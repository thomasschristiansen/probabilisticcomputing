==> flow/design.v <==
`timescale 1ns / 1ps
module Comparator ( GE, clk, Tanh_LUT_out, LFSR_out, s_out, clamp_en, clamp_value);
input GE;  
input clk;
input clamp_en;
input clamp_value;
output reg s_out; 
input [31:0] Tanh_LUT_out;
input [31:0] LFSR_out;
always @ (posedge clk) begin
    if (GE == 1'b1) begin
        if (clamp_en) begin
            s_out <= clamp_value;   
        end else begin
            s_out <= (Tanh_LUT_out > LFSR_out) ? 1'b1 : 1'b0;   
        end
    end
end
endmodule 
* From RTL to reports: Comparator
Tool output for the design above, in the order of the flow.
Line numbers count from 1 in the design file above.
Cell names lack the library's common part.
Not given: n/a
- Top module :: Comparator
- Clock :: clk
- Cell library :: sky130hd
- Corner :: tt_025C_1v80

* Word-level counts
Source: Yosys, flattened and elaborated, memories not mapped. Widths are those after wreduce; folded enables and synchronous resets count as part of the registers. Registers that Yosys merges into a memory's read port (data or address) are not register bits. Print and check cells do not count. Equal cells are merged and count once.
- Shifts and indexed selects :: 0
- Reduce/logical cells :: 0
- Divide/modulo/power cells :: 0
- Mux-type cells :: 2
- Bitwise operators :: 0
- Multiply operators :: 0
- Add/subtract/negate cells :: 0
- Eq/ne operators :: 0
- Magnitude comparators :: 1
** Operators with widths (number)
- 32-bit > comparator :: 1
- 1-bit two-way mux :: 2
- Memory bits (writable) :: 0
- Bits in latches :: 0
- Output and inout bits :: 1
- Flip-flop bits (word level) :: 1
- Memory cells :: 0
- Elaborated cells :: 4
- Bits in read-only memories :: 0
- Input port bits :: 68
- Word width x clocked read ports :: 0

* Depth
Depth = most cells in a row (Yosys ltp): at word level without a register or memory, in the mapped netlist without a sequential cell, where the memories' decode and read muxes count.
- Depth in word-level cells :: 3
- ABC_AREA :: 0
- Mapped depth :: 7
- Mapped depth without buffers :: 7

* Mapped cells and area
Source: synth_stat.txt of the flow (Yosys; design flattened, memories mapped). It holds for the ABC_AREA given above (unset counts as 0); a run with the other value may have another netlist.
Totals and module areas in this step are rounded.
** Cell types
- ha_1 :: number 32, total area 400.384 sq um
- inv_1 :: number 33, total area 123.869 sq um
- a21oi_1 :: number 12, total area 60.058 sq um
- nand4_1 :: number 7, total area 43.792 sq um
- edfxtp_1 :: number 1, total area 30.029 sq um
- a2111oi_4 :: number 1, total area 27.526 sq um
- nand3_1 :: number 5, total area 25.024 sq um
- nand2_1 :: number 5, total area 18.768 sq um
- a21o_1 :: number 2, total area 15.014 sq um
- o21ai_0 :: number 3, total area 15.014 sq um
- nor4_2 :: number 1, total area 12.512 sq um
- a211o_1 :: number 1, total area 8.758 sq um
- a21oi_2 :: number 1, total area 8.758 sq um
- o2bb2ai_1 :: number 1, total area 8.758 sq um
- o41ai_1 :: number 1, total area 8.758 sq um
- a211oi_1 :: number 1, total area 7.507 sq um
- a21boi_0 :: number 1, total area 7.507 sq um
- a21boi_1 :: number 1, total area 7.507 sq um
Not listed: further types 6, cells in them 7.
- Buffers :: 0
- Synthesis area :: 870 sq um
- Cell count :: 116
- Area of sequential cells :: 30 sq um
- Flip-flops :: 1

* Path before layout
Path of least setup slack by OpenSTA after synthesis, without wires, with an ideal clock, recovery checks aside; 20% of the period is set as input and as output delay. Where synthesis merged equal registers, the netlist keeps one of their names.
- Kind :: input to register
- Start point :: in LFSR_out[30]
- End point :: reg s_out
- Buffers on the path :: 0
- Period :: 2550 ps
- Arrival :: 1671 ps
- Setup time :: 266 ps
- Stages on the path :: 7
- Launch time at the first pin :: 510 ps
- Input delay :: 510 ps
- Path delay :: 1427 ps
- Slack :: 613 ps
- Synthesis period reached :: 1937 ps
"path delay" is the arrival time less input delay plus setup time.
"stages on the path": output pins that drive a net of the path, with the launching flip-flop's if there is one; two outputs of one cell count as two.
"synthesis period reached" is the clock period less the worst setup slack; recovery checks do not enter. This is arithmetic on one report: input and output delays are still those of the set period (20% each).
Between the ends stands the longest chain of elaborated cells between them, by number of cells; it is not shown to be the way that was timed. Of several equally long chains one is given.
A line is the first line of the expression or statement that the cell stems from. Yosys adds cells for indexed reads and writes and turns some case tables into memories.
- Path through :: inv_1 -> ha_1 -> a21oi_1 -> nand2_1 -> a211o_1 -> a2111oi_4 -> a21oi_2
- Cells in the longest elaborated chain :: 3
- Elaborated cells between the ends (all ways) :: 3
- Classes of those cells :: compare: 1; mux: 2
** Ends and longest elaborated chain, post-synthesis
- from (decl) :: RTL line 9 : input [31:0] LFSR_out;
- 32-bit > comparator :: RTL line 15 : s_out <= (Tanh_LUT_out > LFSR_out) ? 1'b1 : 1'b0;
- 1-bit two-way mux :: RTL line 15
- 1-bit two-way mux :: RTL line 12 : if (clamp_en) begin
- to (assign) :: RTL line 13 : s_out <= clamp_value;
- to (assign) :: RTL line 15
- to (decl) :: RTL line 7 : output reg s_out;

# Flow runs of Comparator

2 stored runs of Comparator in the flow (synthesis by Yosys, layout by OpenROAD, sky130hd cells), in arbitrary order. Constraints: input delay and output delay 20% of the set period each, output load 0.01 pF.

** Run A
- Settings :: period_ns=1.66; CORE_UTILIZATION=52; SETUP_SLACK_MARGIN=-0.14; PLACE_DENSITY_LB_ADDON=0.21; CORE_ASPECT_RATIO=0.85; CORE_MARGIN=10; TNS_END_PERCENT=70; ABC_AREA=0; GPL_TIMING_DRIVEN=1; GPL_ROUTABILITY_DRIVEN=1; CTS_CLUSTER_DIAMETER=323; MIN_ROUTING_LAYER=met2; MAX_ROUTING_LAYER=met4; CAP_MARGIN=20; SLEW_MARGIN=20
- Outcome :: incomplete, placement halted on FLW-0024

** Run B
- Settings :: period_ns=2.86; CORE_UTILIZATION=55; PLACE_DENSITY_LB_ADDON=0.09; HOLD_SLACK_MARGIN=0.27; CELL_PAD_IN_SITES_GLOBAL_PLACEMENT=3; GPL_TIMING_DRIVEN=1; GPL_ROUTABILITY_DRIVEN=0; SLEW_MARGIN=15; MAX_ROUTING_LAYER=met5; CAP_MARGIN=20; CORE_MARGIN=2
- Outcome :: incomplete, placement halted on FLW-0024
